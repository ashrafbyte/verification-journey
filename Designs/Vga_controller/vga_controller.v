==> flow/design.v <==
module vga_controller  
(
	input clk , reset_n,  
	input [2:0]	switches,
	output hsync , vsync , video_on,
	output [2:0] RGB ,
	output reg [10:0] pixel_x,pixel_y  
);
	localparam visibleAreaX = 	11'd 800 ;
	localparam visibleAreaY = 	11'd 600 ;
	localparam frontPorchX 	= 	11'd 40 ;
	localparam frontPorchY 	= 	11'd 1 ;
	localparam syncPulseX 	= 	11'd 128 ;  
	localparam syncPulseY 	= 	11'd 4 ;    
	localparam backPorchX 	= 	11'd 88 ;
	localparam backPorchY 	= 	11'd 23 ;
	localparam wholeLine 	= 	11'd 1056;
	localparam wholeFrame 	= 	11'd 628;
	always @(posedge clk , negedge reset_n)
		if (!reset_n)
			pixel_x <= 0 ;
		else if (pixel_x == wholeLine - 1)
			pixel_x <= 0 ;
		else
			pixel_x <= pixel_x + 1 ;
	assign hsync = (pixel_x >= visibleAreaX + frontPorchX - 1   &&  pixel_x < visibleAreaX + frontPorchX + syncPulseX - 1 );  
	always @(posedge clk , negedge reset_n)
		if (!reset_n)
			pixel_y <= 0 ;
		else if (pixel_x == wholeLine - 1 && pixel_y == wholeFrame - 1)
			pixel_y <= 0 ;
		else if (pixel_x == wholeLine - 1)
			pixel_y <= pixel_y + 1 ;
		assign vsync = ( pixel_y >= visibleAreaY + frontPorchY - 1   &&  pixel_y < visibleAreaY + frontPorchY + syncPulseY - 1 );
		assign video_on = ( pixel_x < visibleAreaX  && pixel_y < visibleAreaY );
		assign RGB = video_on ? switches : 3'b000 ;	
endmodule
From RTL to reports: vga_controller --
Tool output for the design above, in the order of the flow. Lines are those of the file above, counted from 1. Library cell names are shortened. The mark -- stands for no value.
Inputs: top module vga_controller, clock clk, cell library sky130hd, timing corner tt_025C_1v80

Word-level counts --
Yosys after proc, flatten, opt, wreduce and memory -nomap, before mapping. Memory bits, and registers merged into a memory's read port (data or address), are not among the register bits. Print and check cells are not counted. Equal cells are merged and count once.
Cells by class: add/sub/neg operators 2, order comparisons 6, eq/ne operators 2, multiplexer cells 4, reduce/logical cells 5
Operators with widths (count):
- less-than comparator 11 x 10 -> 1 bit (second input constant) | 4
- 2-to-1 mux 11 bit | 3
- adder 11 x 1 -> 11 bit (second input constant) | 2
- greater-or-equal comparator 11 x 10 -> 1 bit (second input constant) | 2
- equality test 11 x 10 -> 1 bit (second input constant) | 1
- equality test 11 bit (second input constant) | 1
- logical AND 1 bit | 4
- 2-to-1 mux 3 bit | 1
- nonzero test 2 bit | 1
Storage and ports: bits in registers 22, bits of input ports 5, output and inout bits 28, word-level cells 21

Depth --
Depth = most cells in a row (Yosys ltp): at word level without a register or memory, in the mapped netlist without a sequential cell, where the memories' decode and read muxes count.
Logic depth: depth after elaboration 3, ABC_AREA 0, mapped depth 6, depth with buffers taken out 5

Netlist --
The flow's flattened synthesis, as Yosys stat reports it; memories are mapped. The netlist is that of the ABC_AREA named above (0 if unset); the other value can give another one.
Cells by type:
- dfrtp_1 | count 22, area in all 550.528 µm²
- xnor2_1 | count 8, area in all 70.067 µm²
- nand3_1 | count 12, area in all 60.058 µm²
- nand2_1 | count 12, area in all 45.043 µm²
- and2_1 | count 7, area in all 43.792 µm²
- a21oi_1 | count 8, area in all 40.038 µm²
- xor2_1 | count 4, area in all 35.034 µm²
- nor2_1 | count 8, area in all 30.029 µm²
- ha_1 | count 2, area in all 25.024 µm²
- nor4_1 | count 4, area in all 25.024 µm²
- mux2i_1 | count 2, area in all 20.019 µm²
- nand4_1 | count 3, area in all 18.768 µm²
- or3_1 | count 3, area in all 18.768 µm²
- or3b_1 | count 2, area in all 17.517 µm²
- buf_2 | count 3, area in all 15.014 µm²
- o21ai_0 | count 3, area in all 15.014 µm²
- a31oi_1 | count 2, area in all 12.512 µm²
- and3_1 | count 2, area in all 12.512 µm²
Not listed: further types 13, cells in them 16.
Mapped netlist: cell count 123, chip area (Yosys) 1172.4 µm², sequential part of the area 550.5 µm², mapped flip-flops 22, buffers 4

Path before layout --
OpenSTA on the mapped netlist: ideal clock, no wires. The path of least setup slack (recovery checks aside). Input and output delay are each 20% of the period. Register names are those of the netlist, which keeps one name where synthesis merged equal registers.
Path after synthesis: path kind flip-flop to output port, from register pixel_x[6], to output port RGB[0], clock period 2.35 ns, output delay 0.470 ns, time at the first pin 0.000 ns, arrival time 1.887 ns, required time 1.880 ns, setup slack -0.007 ns, path delay 1.887 ns, stages on the path 5, buffers on the path 0, synthesis period reached 2.357 ns
"path delay" = arrival - input delay + setup time. A path that ends at an output port has no setup time. "stages on the path" counts driving pins, that of a launching flip-flop among them; a cell with two outputs on the path counts twice. "synthesis period reached" = period - worst setup slack (recovery checks aside). The figure is calculated, with input and output delays left at 20% of the set period. Between the ends stands the longest chain of elaborated cells between them, by number of cells; it is not shown to be the way that was timed. Of several equally long chains one is given. Each line given opens the expression or statement behind the cell; cells for indexed reads and writes are added by Yosys, which also makes memories of some case tables. A register here has more assigning lines than the two given.
On the way, after synthesis: path through dfrtp_1 -> or3_1 -> a32o_1 -> nor4_1 -> and2_1, length of the longest elaborated chain 3, elaborated cells on any way between the ends 3, RTL lines with such cells 2, classes of those cells compare (1); mux (1); reduce/logical (1)
RTL lines, path after synthesis:
- start: declaration | line 7 | output reg [10:0] pixel_x,pixel_y
- start: assignment | line 21 | pixel_x <= 0 ;
- start: assignment | line 25 | pixel_x <= pixel_x + 1 ;
- less-than comparator 11 x 10 -> 1 bit | line 35 | assign video_on = ( pixel_x < visibleAreaX && pixel_y < visibleAreaY );
- logical AND 1 bit | line 35
- 2-to-1 mux 3 bit | line 36 | assign RGB = video_on ? switches : 3'b000 ;
- end: declaration | line 6 | output [2:0] RGB ,
Some nets on the timed path still bear RTL names; the line given drives or declares the net.
Named nets, after synthesis (line):
- video_on | 35

Worst path after layout --
From the final timing report of job 1: the path of least setup slack in the routed layout; clock arrival at registers is part of the times.
Path post-layout: path kind flip-flop to output port, from register pixel_x[5], to output port RGB[2], clock period 1.73 ns, output delay 0.35 ns, time at the first pin 0.26 ns, arrival time 1.91 ns, required time 1.38 ns, setup slack -0.53 ns, stages on the path 6, buffers on the path 1
Between the ends stands the longest chain of elaborated cells between them, by number of cells; it is not shown to be the way that was timed. Of several equally long chains one is given. A register here has more assigning lines than the two given.
On the way, post-layout: path through dfrtp_2 -> or3_4 -> a32o_2 -> nor4_4 -> and2_1 -> buf_2, length of the longest elaborated chain 3, elaborated cells on any way between the ends 3, RTL lines with such cells 2, classes of those cells compare (1); mux (1); reduce/logical (1)
RTL lines, path post-layout:
- start: declaration | line 7 | output reg [10:0] pixel_x,pixel_y
- start: assignment | line 21 | pixel_x <= 0 ;
- start: assignment | line 25 | pixel_x <= pixel_x + 1 ;
- less-than comparator 11 x 10 -> 1 bit | line 35 | assign video_on = ( pixel_x < visibleAreaX && pixel_y < visibleAreaY );
- logical AND 1 bit | line 35
- 2-to-1 mux 3 bit | line 36 | assign RGB = video_on ? switches : 3'b000 ;
- end: declaration | line 6 | output [2:0] RGB ,

Design vga_controller on sky130hd. What follows are 2 stored runs of the flow, each under its own settings; their order means nothing. The constraints put input and output delay at 20% of the set period each and load the outputs with 0.01 pF.
"achieved clock period" means the clock period less the worst setup slack. The figure is calculated, with input and output delays left at 20% of the set period.
"worst setup path time": the worst setup path's part of the clock period (all of it between registers, 20% less for each end at a port) less its slack. A launch clock that arrives late makes it longer, a capture clock that arrives late makes it shorter.
"power" rests on the timing tool's default activity at the inputs, not on a simulated workload.
[job 1] settings: period_ns=1.73, CORE_UTILIZATION=46, PLACE_DENSITY=0.6, CORE_ASPECT_RATIO=1.64, TNS_END_PERCENT=5, GPL_TIMING_DRIVEN=0, CTS_CLUSTER_SIZE=78, CTS_CLUSTER_DIAMETER=167, MIN_ROUTING_LAYER=met2, CAP_MARGIN=20, CORE_MARGIN=2, SLEW_MARGIN=20
[job 1] result: chip area after synthesis (Yosys) 1172.4 µm², die area 2980.8 µm², standard-cell area of the final layout 1727.9 µm², utilization 70.6 %, worst setup slack after layout -0.526 ns, total negative slack -5.925 ns, power 913 µW, achieved clock period 2.256 ns, worst setup path time 1.91 ns, worst setup path kind flip-flop to output port
[job 2] settings: period_ns=2.61, CAP_MARGIN=20, CORE_MARGIN=2, CORE_UTILIZATION=40, SLEW_MARGIN=20
[job 2] result: chip area after synthesis (Yosys) 1172.4 µm², die area 3380.3 µm², standard-cell area of the final layout 1697.9 µm², utilization 61.0 %, worst setup slack after layout 0.090 ns, total negative slack 0.000 ns, power 558.8 µW, achieved clock period 2.520 ns, worst setup path time 2.00 ns, worst setup path kind flip-flop to output port
